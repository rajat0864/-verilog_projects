==> flow/design.v <==
module iic_controller (
    input  wire        clk,        
    input  wire        rst,
    input  wire        start,      
    input  wire [6:0]  slave_addr,
    input  wire [7:0]  data,
    inout  wire        sda,
    output reg         scl,
    output reg         busy,
    output reg         done,
    output reg         ack_error
);
    localparam DIVIDER = 250; 
    reg [15:0] clk_cnt;
    reg        scl_en;     
    reg        scl_clk;    
    localparam IDLE            = 4'd0;
    localparam START_COND      = 4'd1;
    localparam SEND_ADDR       = 4'd2;
    localparam ADDR_ACK        = 4'd3;
    localparam SEND_DATA       = 4'd4;
    localparam DATA_ACK        = 4'd5;
    localparam STOP_COND       = 4'd6;
    localparam DONE_ST         = 4'd7;
    reg [3:0] state;
    reg [7:0] shift_reg;
    reg [3:0] bit_cnt;
    reg       sda_drive;
    reg       sda_out;
    reg [1:0] phase;
    assign sda = sda_drive ? sda_out : 1'bz;
    always @(posedge clk or posedge rst) begin
        if (rst) begin
            clk_cnt <= 16'd0;
            phase   <= 2'd0;
            scl     <= 1'b1;
        end else if (state == IDLE && !start) begin
            clk_cnt <= 16'd0;
            phase   <= 2'd0;
            scl     <= 1'b1;
        end else begin
            if (clk_cnt == DIVIDER - 1) begin
                clk_cnt <= 16'd0;
                phase   <= phase + 1'b1;
                if (phase == 2'd1) scl <= 1'b1;
                if (phase == 2'd3) scl <= 1'b0;
            end else begin
                clk_cnt <= clk_cnt + 1'b1;
            end
        end
    end
    wire phase_tick = (clk_cnt == DIVIDER - 1);
    always @(posedge clk or posedge rst) begin
        if (rst) begin
            state      <= IDLE;
            sda_drive  <= 1'b1;
            sda_out    <= 1'b1;
            shift_reg  <= 8'd0;
            bit_cnt    <= 4'd0;
            busy       <= 1'b0;
            done       <= 1'b0;
            ack_error  <= 1'b0;
        end else begin
            done <= 1'b0;
            case (state)
                IDLE: begin
                    sda_drive <= 1'b1;
                    sda_out   <= 1'b1; 
                    busy      <= 1'b0;
                    if (start) begin
                        busy      <= 1'b1;
                        ack_error <= 1'b0;
                        shift_reg <= {slave_addr, 1'b0}; 
                        bit_cnt   <= 4'd7;
                        state     <= START_COND;
                    end
                end
                START_COND: begin
                    sda_drive <= 1'b1;
                    sda_out   <= 1'b1;
                    if (phase_tick && phase == 2'd1) begin
                        sda_out <= 1'b0; 
                    end
                    if (phase_tick && phase == 2'd3) begin
                        state <= SEND_ADDR;
                    end
                end
                SEND_ADDR: begin
                    sda_drive <= 1'b1;
                    if (phase_tick && phase == 2'd0) begin
                        sda_out <= shift_reg[bit_cnt];
                    end
                    if (phase_tick && phase == 2'd3) begin
                        if (bit_cnt == 0) begin
                            state <= ADDR_ACK;
                        end else begin
                            bit_cnt <= bit_cnt - 1'b1;
                        end
                    end
                end
                ADDR_ACK: begin
                    if (phase_tick && phase == 2'd0) sda_drive <= 1'b0;
                    if (phase_tick && phase == 2'd2) begin
                        ack_error <= sda; 
                    end
                    if (phase_tick && phase == 2'd3) begin
                        shift_reg <= data;
                        bit_cnt   <= 4'd7;
                        state     <= SEND_DATA;
                    end
                end
                SEND_DATA: begin
                    if (phase_tick && phase == 2'd0) begin
                        sda_drive <= 1'b1;
                        sda_out   <= shift_reg[bit_cnt];
                    end
                    if (phase_tick && phase == 2'd3) begin
                        if (bit_cnt == 0) begin
                            state <= DATA_ACK;
                        end else begin
                            bit_cnt <= bit_cnt - 1'b1;
                        end
                    end
                end
                DATA_ACK: begin
                    if (phase_tick && phase == 2'd0) sda_drive <= 1'b0;
                    if (phase_tick && phase == 2'd2) begin
                        ack_error <= sda;
                    end
                    if (phase_tick && phase == 2'd3) begin
                        state <= STOP_COND;
                    end
                end
                STOP_COND: begin
                    if (phase_tick && phase == 2'd0) begin
                        sda_drive <= 1'b1;
                        sda_out   <= 1'b0;
                    end
                    if (phase_tick && phase == 2'd1) begin
                        sda_out <= 1'b0; 
                    end
                    if (phase_tick && phase == 2'd2) begin
                        sda_out <= 1'b1; 
                    end
                    if (phase_tick && phase == 2'd3) begin
                        state <= DONE_ST;
                    end
                end
                DONE_ST: begin
                    sda_drive <= 1'b1;
                    sda_out   <= 1'b1;
                    busy      <= 1'b0;
                    done      <= 1'b1;
                    state     <= IDLE;
                end
                default: state <= IDLE;
            endcase
        end
    end
endmodule
Step by step through the tools: iic_controller
The steps from the RTL of iic_controller to its reports follow in flow order. Line numbers count from 1 in the design file above. Operators carry their Yosys type and port widths (W data, S select, Z words). The mark -- stands for no value.

Design top: iic_controller. Clock: clk. Library: sky130hd. Library corner: tt_025C_1v80.

Word-level counts
Source: Yosys, flattened and elaborated, memories not mapped. Widths are those after wreduce. Registers that Yosys merges into a memory's read port (data or address) are not register bits. Print and check cells do not count.

Add/subtract/negate cells: 3. For equality and inequality tests the number is 27. The figure for shift operators is 1. Under mux-type cells stands 40. The entry for reductions and logical operators reads 29.

Operators with widths (number): $mux W4 (12); $mux W16 (2); $pmux W4 S7 (1); $ne A2 B2 Y1 const B (10); $add A16 B1 Y16 const B (1); $eq A16 B8 Y1 const B (1); $eq A4 B3 Y1 const B (4); $pmux W8 S2 (1); $mux W8 (2); $mux W1 (15); $reduce_and A3 Y1 (4); $pmux W4 S3 (1); $ne A2 B1 Y1 const B (5); $reduce_bool A5 Y1 (2); $reduce_and A9 Y1 (1); $reduce_or A2 Y1 (4); $eq A4 B2 Y1 const B (2); $logic_not A4 Y1 (2); $shiftx A8 B4 Y1 (1); $reduce_bool A2 Y1 (3); $reduce_bool A3 Y1 (2); $logic_and A1 B1 Y1 (5); $reduce_and A5 Y1 (1); $eq A2 B2 Y1 const B (2); $sub A4 B1 Y4 const B (1); $eq A4 B1 Y1 const B (1); $ne A4 B4 Y1 const B (1); $reduce_bool A4 Y1 (1).

Other operator kinds: 10; their cells: 12.

Register bits: 40. Input bits: 18. The entry for output and inout port bits reads 5. For word-level cells the number is 111.

Depth
Yosys ltp: most cells in a row. Word level: on the elaborated netlist, between registers, memories and ports. Mapped: between sequential cells and ports; inverters and the memories' decode and read muxes count.

Depth after elaboration: 6. For ABC_AREA the number is 0. The entry for mapped depth reads 8. Depth with buffers taken out: 7.

Netlist
Yosys stat after the flow's synthesis: flattened, memories mapped to cells. It holds for the ABC_AREA given above (unset counts as 0); a run with the other value may have another netlist.

For cells in the netlist the number is 225. For cell area after synthesis the number is 2253.4 µm². The entry for sequential area reads 1079.8 µm². The figure for mapped flip-flops is 43. The figure for buffer cells is 10.

Cell types: sky130_fd_sc_hd__dfrtp_1 (number 40, total area 1000.96 µm²); sky130_fd_sc_hd__nor2_1 (number 37, total area 138.883 µm²); sky130_fd_sc_hd__mux2i_1 (number 10, total area 100.096 µm²); sky130_fd_sc_hd__ha_1 (number 7, total area 87.584 µm²); sky130_fd_sc_hd__dfstp_2 (number 3, total area 78.826 µm²); sky130_fd_sc_hd__xor2_1 (number 8, total area 70.067 µm²); sky130_fd_sc_hd__a21oi_1 (number 13, total area 65.062 µm²); sky130_fd_sc_hd__nand2_1 (number 15, total area 56.304 µm²); sky130_fd_sc_hd__o21ai_0 (number 10, total area 50.048 µm²); sky130_fd_sc_hd__xnor2_1 (number 5, total area 43.792 µm²); sky130_fd_sc_hd__and4_1 (number 4, total area 35.034 µm²); sky130_fd_sc_hd__inv_1 (number 9, total area 33.782 µm²); sky130_fd_sc_hd__mux2_2 (number 3, total area 33.782 µm²); sky130_fd_sc_hd__nand3_1 (number 6, total area 30.029 µm²); sky130_fd_sc_hd__a21oi_2 (number 3, total area 26.275 µm²); sky130_fd_sc_hd__a22o_1 (number 3, total area 26.275 µm²); sky130_fd_sc_hd__clkbuf_1 (number 7, total area 26.275 µm²); sky130_fd_sc_hd__nor4b_4 (number 1, total area 23.773 µm²).

Other cell types: 29; their cells: 41.

Timing after synthesis
Path of least setup slack by OpenSTA after synthesis, without wires, with an ideal clock, recovery checks aside; 20% of the period is set as input and as output delay. Where synthesis merged equal registers, the netlist keeps one of their names.

Path type: register to register. Start point: register bit_cnt[1]. End point: register bit_cnt[0]. Under period stands 2040 ps. The entry for setup time reads 125 ps. For launch time at the first pin the number is 0 ps. The entry for arrival time reads 1719 ps. The entry for data required time reads 1915 ps. For path slack the number is 197 ps. The figure for path delay is 1844 ps. The entry for driving pins on the path reads 7. For path buffers the number is 1. For synthesis period reached the number is 1843 ps.

"path delay" = arrival - input delay + setup time. "driving pins on the path" counts driving pins, that of a launching flip-flop among them; a cell with two outputs on the path counts twice. "synthesis period reached" = period - worst setup slack (recovery checks aside). The figure is calculated, with input and output delays left at 20% of the set period. Between the ends stands the longest chain of elaborated cells between them, by number of cells; it is not shown to be the way that was timed. Of several equally long chains one is given. Each line given opens the expression or statement behind the cell; cells for indexed reads and writes are added by Yosys, which also makes memories of some case tables. At most two assigning lines are given for a register; there are more.

Cell sequence: sky130_fd_sc_hd__dfrtp_1 > sky130_fd_sc_hd__clkbuf_1 > sky130_fd_sc_hd__inv_1 > sky130_fd_sc_hd__ha_1 > sky130_fd_sc_hd__nor3b_1 > sky130_fd_sc_hd__or4_1 > sky130_fd_sc_hd__mux2_2. The entry for cells in the longest elaborated chain reads 4. For elaborated cells on any way between the ends the number is 6. Classes of those cells: 1 x eq/ne; 3 x mux; 2 x reduce/logical.

Ends and longest elaborated chain, post-synthesis: start, declared (line 27) `reg [3:0] bit_cnt;`; start, assigned (line 97) `bit_cnt <= bit_cnt - 1'b1;`; start, assigned (line 121) `bit_cnt <= bit_cnt - 1'b1;`; $logic_not A4 Y1 (line 118) `if (bit_cnt == 0) begin`; $mux W4 (line 118); $mux W4 (line 117) `if (phase_tick && phase == 2'd3) begin`; $pmux W4 S3 (line 65) `case (state)`; end, assigned (line 97); end, assigned (line 121); end, declared (line 27).

Worst path after layout
From the final timing report of flow run B: the path of least setup slack in the routed layout; clock arrival at registers is part of the times. The path's times are printed in steps of 10 ps; the period is the one set.

Path type: register to register. Start point: register clk_cnt[1]. End point: register bit_cnt[0]. Under period stands 1340 ps. The entry for setup time reads 110 ps. For launch time at the first pin the number is 300 ps. The entry for arrival time reads 2190 ps. The entry for data required time reads 1530 ps. For path slack the number is -650 ps. The entry for driving pins on the path reads 8. For path buffers the number is 0.

Between the ends stands the longest chain of elaborated cells between them, by number of cells; it is not shown to be the way that was timed. Of several equally long chains one is given. At most two assigning lines are given for a register; there are more.

Cell sequence: sky130_fd_sc_hd__dfrtp_1 > sky130_fd_sc_hd__inv_1 > sky130_fd_sc_hd__ha_2 > sky130_fd_sc_hd__nor3b_2 > sky130_fd_sc_hd__and4_4 > sky130_fd_sc_hd__nand2_2 > sky130_fd_sc_hd__or4_1 > sky130_fd_sc_hd__mux2_2. The entry for cells in the longest elaborated chain reads 4. For elaborated cells on any way between the ends the number is 8. Classes of those cells: 3 x eq/ne; 3 x mux; 2 x reduce/logical.

Ends and longest elaborated chain, after layout: start, declared (line 14) `reg [15:0] clk_cnt;`; start, assigned (line 34) `clk_cnt <= 16'd0;`; start, assigned (line 48) `clk_cnt <= clk_cnt + 1'b1;`; $eq A16 B8 Y1 (line 52) `wire phase_tick = (clk_cnt == DIVIDER - 1);`; $logic_and A1 B1 Y1 (line 117) `if (phase_tick && phase == 2'd3) begin`; $mux W4 (line 117); $pmux W4 S3 (line 65) `case (state)`; end, assigned (line 97) `bit_cnt <= bit_cnt - 1'b1;`; end, assigned (line 121) `bit_cnt <= bit_cnt - 1'b1;`; end, declared (line 27) `reg [3:0] bit_cnt;`.

Add stored flow runs of iic_controller

Flow measurements of iic_controller on sky130hd: 2 stored runs with different settings, listed in no order. Input and output delays are each 20% of the period that was set; the output load is 0.01 pF. "clock period achieved": clock period set for the run, less the worst setup slack. It is reckoned from that one timing run; input and output delays stay at 20% of the period that was set. "time of the worst setup path" = time allowed to the worst setup path (clock period - input delay - output delay, where it has them) - its slack; a late launch clock adds to it, a late capture clock takes from it. By "total power of the final layout" is meant OpenSTA's value without simulated activity: inputs other than the clock are taken to toggle once in ten clock periods, and the tool carries that through the logic. "time of the worst setup path" is known to 10 ps.

Flow run A has these settings: period_ns 3.54; CORE_UTILIZATION 68; PLACE_DENSITY_LB_ADDON 0.09; CELL_PAD_IN_SITES_DETAIL_PLACEMENT 1; TNS_END_PERCENT 60; ABC_AREA 0; CTS_CLUSTER_DIAMETER 205; CAP_MARGIN 0; SLEW_MARGIN 25; MAX_ROUTING_LAYER met5; CORE_MARGIN 2. Outcome: not finished: placement ended with error DPL-0033.

Flow run B has these settings: period_ns 1.34; CORE_UTILIZATION 46; SETUP_SLACK_MARGIN 0.23; HOLD_SLACK_MARGIN 0.02; CELL_PAD_IN_SITES_GLOBAL_PLACEMENT 1; CELL_PAD_IN_SITES_DETAIL_PLACEMENT 1; TNS_END_PERCENT 45; ABC_AREA 0; GPL_TIMING_DRIVEN 1; CTS_CLUSTER_SIZE 78; CTS_CLUSTER_DIAMETER 107; SLEW_MARGIN 35; MIN_ROUTING_LAYER met1; MAX_ROUTING_LAYER met5; CAP_MARGIN 20; CORE_MARGIN 2. The chip area in the Yosys report is 2253.4 µm². The measured time of the worst setup path is 1990 ps. Worst path kind: register to register. The setup total negative slack stands at -18132 ps. The total power of the final layout is 2331 µW. The measured clock period achieved is 1993 ps. The utilization after layout stands at 71.7%. The standard-cell area of the final layout is 3387.0 µm². The smallest hold slack reads 112 ps. The worst slack on setup checks comes to -653 ps. The full die area comes to 5474.5 µm².
